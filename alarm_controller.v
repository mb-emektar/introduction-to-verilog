==> flow/design.v <==
module alarm_controller ( CLK, start_stop_button, set_button, snooze_button, ssd_led_out, led_out) ;
input CLK, start_stop_button, set_button, snooze_button;
output reg [3:0] ssd_led_out;  
output reg [8:0] led_out;  
reg [2:0] alarm_state;
parameter st00_idle = 'd0;
parameter st01_set = 'd1;
parameter st02_start = 'd2;
parameter st03_alarm = 'd3;
parameter st04_snooze_start ='d4;
reg clk_en, set_en;
integer start_stop_counter, set_button_counter, counter_clk, rem_time, set_time;
initial begin 
	alarm_state = st00_idle;
	clk_en = 0;
	set_en = 0;
	start_stop_counter = 0;
	set_button_counter = 0;
	counter_clk = 0;
	rem_time = 0;
	set_time = 0;
	ssd_led_out = 3'b0;
	led_out = 9'b0;
end
always @(posedge CLK) 
begin
 if (alarm_state == st02_start || alarm_state == st03_alarm) begin
	if(counter_clk == 'd9) begin
		counter_clk <= 'd0;
		clk_en <= 1;
	end else begin
		counter_clk <= counter_clk +1;
		clk_en <= 0;
	end
 end else begin
   counter_clk <= 'd0;
   clk_en <= 0; 
 end
end
always @(posedge CLK) begin
	if (set_button == 0 && set_button_counter < 'd3) begin
			set_button_counter <= set_button_counter + 'd1;
	end else if (set_button == 1) begin
			set_button_counter <= 0;
	end
	if (start_stop_button == 0 && start_stop_counter < 'd3 ) begin
		start_stop_counter <= start_stop_counter + 'd1;
	end else if (start_stop_button == 1) begin
		start_stop_counter <= 'd0;
	end	
end
always @(posedge CLK) begin
	case (alarm_state)
	st00_idle : begin 
					alarm_state <= st01_set;
					led_out <= 9'b0;
					set_time <= 0;
					set_en <= 0;
					end
	st01_set :  begin
				   if (set_button_counter == 'd2 && set_time < 'd9) begin
						set_time <= set_time+'d1;
						set_en <= 1;   
						led_out <= {led_out[7:0],1'b1};  
					end else if (start_stop_counter == 'd2 && set_en == 1) begin  
						alarm_state <= st02_start;
						end
				   end
	st02_start : begin
					if (rem_time == 0 ) begin  
						alarm_state <= st03_alarm;
					end else if (clk_en == 1) begin  
						led_out <= {1'b0, led_out[8:1]};  
						end
					end
	st03_alarm : begin
					if(snooze_button == 0) begin  
						alarm_state <= st04_snooze_start;
					end else if (start_stop_button == 0 && start_stop_counter == 'd2) begin  
						alarm_state <= st00_idle;
						end else if (clk_en == 1) begin  
						led_out <= ~(led_out);  
						end
					end
	st04_snooze_start :  begin
						alarm_state <= st02_start;
						led_out<= 9'b000011111;
						end
	default : begin  
				 alarm_state <= st00_idle;
				 end
	endcase
end
always @(posedge CLK) begin
		if (alarm_state == st01_set) begin
			rem_time <= set_time;  
			if (set_button_counter == 'd2 && set_time < 'd9) begin
				ssd_led_out <= ssd_led_out + 1'b1;	 
			end
		end else if (alarm_state == st02_start ) begin 
				if (clk_en == 1 && rem_time > 'd0 )begin  
					rem_time <= rem_time-'d1;
					ssd_led_out <= ssd_led_out - 1'b1;
				end
			end else if (alarm_state == st04_snooze_start) begin  
			rem_time <= 'd5;
			ssd_led_out <= 4'b0101;
		end
end
endmodule 
From RTL to reports: alarm_controller
Tool output for the design above, in the order of the flow.
Line numbers count from 1 in the design file above.
Operators: Yosys type, input widths -> output width; for muxes data width and select width s.
Library cell names are shortened.
{ "design": {"design": "alarm_controller", "clock_port": "CLK", "cell_library": "sky130hd", "pvt_corner": "tt_025C_1v80"} }

Word level
Yosys after proc, flatten, opt, wreduce and memory -nomap, before mapping. Memory bits, and registers merged into a memory's read port (data or address), are not among the register bits. Print and check cells are not counted. Equal cells are merged and count once.
{ "word_totals": {"ff_bits": 178, "out_inout_bits": 13} }
{ "classes": {"logic": 4, "mux": 31, "reduce_and_logical": 20, "equal": 18, "n_addsub": 7, "cmp": 4} }
{ "op_table": {"columns": ["op", "count"], "rows": [
  ["$mux 32", 9],
  ["$add 32x1->32 const B", 3],
  ["$lt 32x2->1 const B", 2],
  ["$eq 32x2->1 const B", 2],
  ["$pmux 32 s2", 1],
  ["$mux 9", 6],
  ["$pmux 9 s5", 1],
  ["$sub 32x1->32 const B", 1],
  ["$gt 32x1->1 const B", 1],
  ["$add 32x2->32 const B", 1],
  ["$lt 32x4->1 const B", 1],
  ["$eq 32x4->1 const B", 1],
  ["$logic_not 32->1", 1],
  ["$mux 4", 5],
  ["$ne 2x2->1 const B", 9],
  ["$pmux 3 s5", 1],
  ["$mux 3", 5],
  ["$not 9->9", 1],
  ["$reduce_and 7->1", 1],
  ["$logic_and 1x1->1", 6],
  ["$reduce_bool 2->1", 3],
  ["$eq 3x2->1 const B", 2],
  ["$reduce_bool 5->1", 1],
  ["$reduce_and 2->1", 2],
  ["$add 4x1->4 const B", 1],
  ["$sub 4x1->4 const B", 1],
  ["$reduce_and 4->1", 1],
  ["$not 1->1", 3]
]} }
Other operator kinds: 11; their cells: 12.

Depth
Longest topological path by Yosys (ltp), each cell counted once; first at word level (registers and memories cut), then after technology mapping (sequential cells cut; the memories' decode and read muxes count).
{ "logic_depth": {"ltp_word": 5, "ABC_AREA": 1, "ltp_mapped": 10} }

Netlist
Yosys stat after the flow's synthesis: flattened, memories mapped to cells. It holds for the ABC_AREA given above (unset counts as 0); a run with the other value may have another netlist.
{ "by_type": {"columns": ["cell_type", "count", "area_total_um2"], "rows": [
  ["edfxtp_1", 145, 4.35E+03],
  ["nand2_1", 320, 1.2E+03],
  ["nor2_1", 228, 855.821],
  ["dfxtp_1", 33, 660.634],
  ["inv_1", 120, 450.432],
  ["nand3_1", 68, 340.326],
  ["a21oi_1", 45, 225.216],
  ["ha_1", 12, 150.144],
  ["nor3_1", 28, 140.134],
  ["o21ai_0", 24, 120.115],
  ["nand4_1", 19, 118.864],
  ["xor2_1", 13, 113.859],
  ["o21ai_1", 18, 90.086],
  ["nor2_2", 13, 81.328],
  ["o21bai_1", 9, 67.565],
  ["nor2_4", 5, 56.304],
  ["nor3_2", 5, 50.048],
  ["o22ai_1", 8, 50.048]
]} }
Not listed: further types 19, cells in them 63.
{ "mapped": {"synth_area_um2": 9560.4, "mapped_cells": 1176, "ffs": 178, "n_buf": 14} }

Timing after synthesis
Source: OpenSTA report_checks on the synthesized netlist (no wires, ideal clock, input and output delay 20% of the period each), path of least setup slack; recovery checks are left aside. Register names are those of the netlist, which keeps one name where synthesis merged equal registers.
{ "synth_timing": {"path_kind": "register to register", "start": "register set_button_counter[0]", "end": "register set_button_counter[0]", "path_slack_ns": 1.595, "clock_period_ns": 5.13, "setup_ns": 0.466, "arrival_ns": 3.069, "delay_ns": 3.535, "path_stages": 5, "required_ns": 4.664, "period_less_setup_slack_ns": 3.535} }
"delay_ns" = arrival - input delay + setup time.
"path_stages": output pins that drive a net of the path, with the launching flip-flop's if there is one; two outputs of one cell count as two.
"period_less_setup_slack_ns" = period - worst setup slack (recovery checks aside). The figure is calculated, with input and output delays left at 20% of the set period.
Between the ends stands the longest chain of elaborated cells between them, by number of cells; it is not shown to be the way that was timed. Of several equally long chains one is given.
Each line given opens the expression or statement behind the cell; cells for indexed reads and writes are added by Yosys, which also makes memories of some case tables.
Only ways into the end's enable, where the timed path ends, are counted here.
{ "synth_between": {"cell_sequence": "edfxtp_1 -> ha_1 -> nor2_1 -> nand3_1 -> o21ai_0", "elab_chain_cells": 3, "cells_between": 3, "lines_between": 1} }
{ "synth_lines": {"columns": ["item", "line_no", "source"], "rows": [
  ["start: declaration", 12, "integer start_stop_counter, set_button_counter, counter_clk, rem_time, set_time;"],
  ["start: assignment", 42, "set_button_counter <= set_button_counter + 'd1;"],
  ["start: assignment", 44, "set_button_counter <= 0;"],
  ["$lt 32x2->1", 41, "if (set_button == 0 && set_button_counter < 'd3) begin"],
  ["$logic_and 1x1->1", 41, null],
  ["$reduce_bool 2->1", null, null],
  ["end: assignment", 42, null],
  ["end: assignment", 44, null],
  ["end: declaration", 12, null]
]} }

Timing after layout
Path of least setup slack in the final report of run 2 (OpenROAD, finished layout, wires in). Where an end is a register, its clock arrival counts in the times.
{ "layout_timing": {"path_kind": "register to output", "start": "register ssd_led_out[2]", "end": "output ssd_led_out[2]", "required_ns": 4.20, "out_delay_ns": 1.05, "clock_period_ns": 5.25, "path_stages": 2, "path_slack_ns": 2.74, "arrival_ns": 1.46} }
At most two assigning lines are given for a register; there are more.
{ "layout_between": {"cell_sequence": "edfxtp_1 -> clkdlybuf4s50_1", "elab_chain_cells": 0, "cells_between": 0, "lines_between": 0} }
{ "layout_lines": {"columns": ["item", "line_no", "source"], "rows": [
  ["start: declaration", 3, "output reg [3:0] ssd_led_out;"],
  ["start: assignment", 98, "ssd_led_out <= ssd_led_out + 1'b1;"],
  ["start: assignment", 103, "ssd_led_out <= ssd_led_out - 1'b1;"],
  ["end: declaration", 3, null]
]} }

# Flow runs of alarm_controller

Measured data: module alarm_controller, platform sky130hd, 2 stored runs of the flow under differing settings, order arbitrary. Input and output delays are each 20% of the period that was set; the output load is 0.01 pF.
"clock period reached" is the run's clock period less its worst setup slack. It is reckoned from that one timing run; input and output delays stay at 20% of the period that was set.
"critical setup path time": the worst setup path's part of the clock period (all of it between registers, 20% less for each end at a port) less its slack. A launch clock that arrives late makes it longer, a capture clock that arrives late makes it shorter.
"total power of the final layout": no workload was simulated; the value follows from the tool's default switching activity.

==> run 1: settings <==
{ "period_ns": 4.16, "CORE_UTILIZATION": 65, "SETUP_SLACK_MARGIN": 0.53, "PLACE_DENSITY_LB_ADDON": 0.06, "CELL_PAD_IN_SITES_GLOBAL_PLACEMENT": 1, "CELL_PAD_IN_SITES_DETAIL_PLACEMENT": 2, "CTS_CLUSTER_SIZE": 20, "CAP_MARGIN": 15, "SLEW_MARGIN": 40, "CORE_MARGIN": 2 }
==> run 1: results <==
no results, placement failed with DPL-0033

==> run 2: settings <==
{ "period_ns": 5.25, "CORE_UTILIZATION": 55, "SETUP_SLACK_MARGIN": 1.43, "PLACE_DENSITY": 0.58, "CORE_ASPECT_RATIO": 1.61, "CELL_PAD_IN_SITES_GLOBAL_PLACEMENT": 1, "TNS_END_PERCENT": 75, "ABC_AREA": 1, "CTS_CLUSTER_SIZE": 56, "SLEW_MARGIN": 15, "MIN_ROUTING_LAYER": "met1", "MAX_ROUTING_LAYER": "met5", "CAP_MARGIN": 20, "CORE_MARGIN": 2 }
==> run 2: results <==
standard-cell area after routing: 10785.3 um^2
utilization after routing: 0.628
total negative setup slack: 0.000 ns
total power of the final layout: 5.233 mW
full die area: 18483.0 um^2
chip area in the Yosys report: 9560.4 um^2
setup slack of the worst path: 2.737 ns
worst hold slack after layout: 0.485 ns
critical setup path time: 1.46 ns
kind of the worst setup path: register to output
clock period reached: 2.513 ns
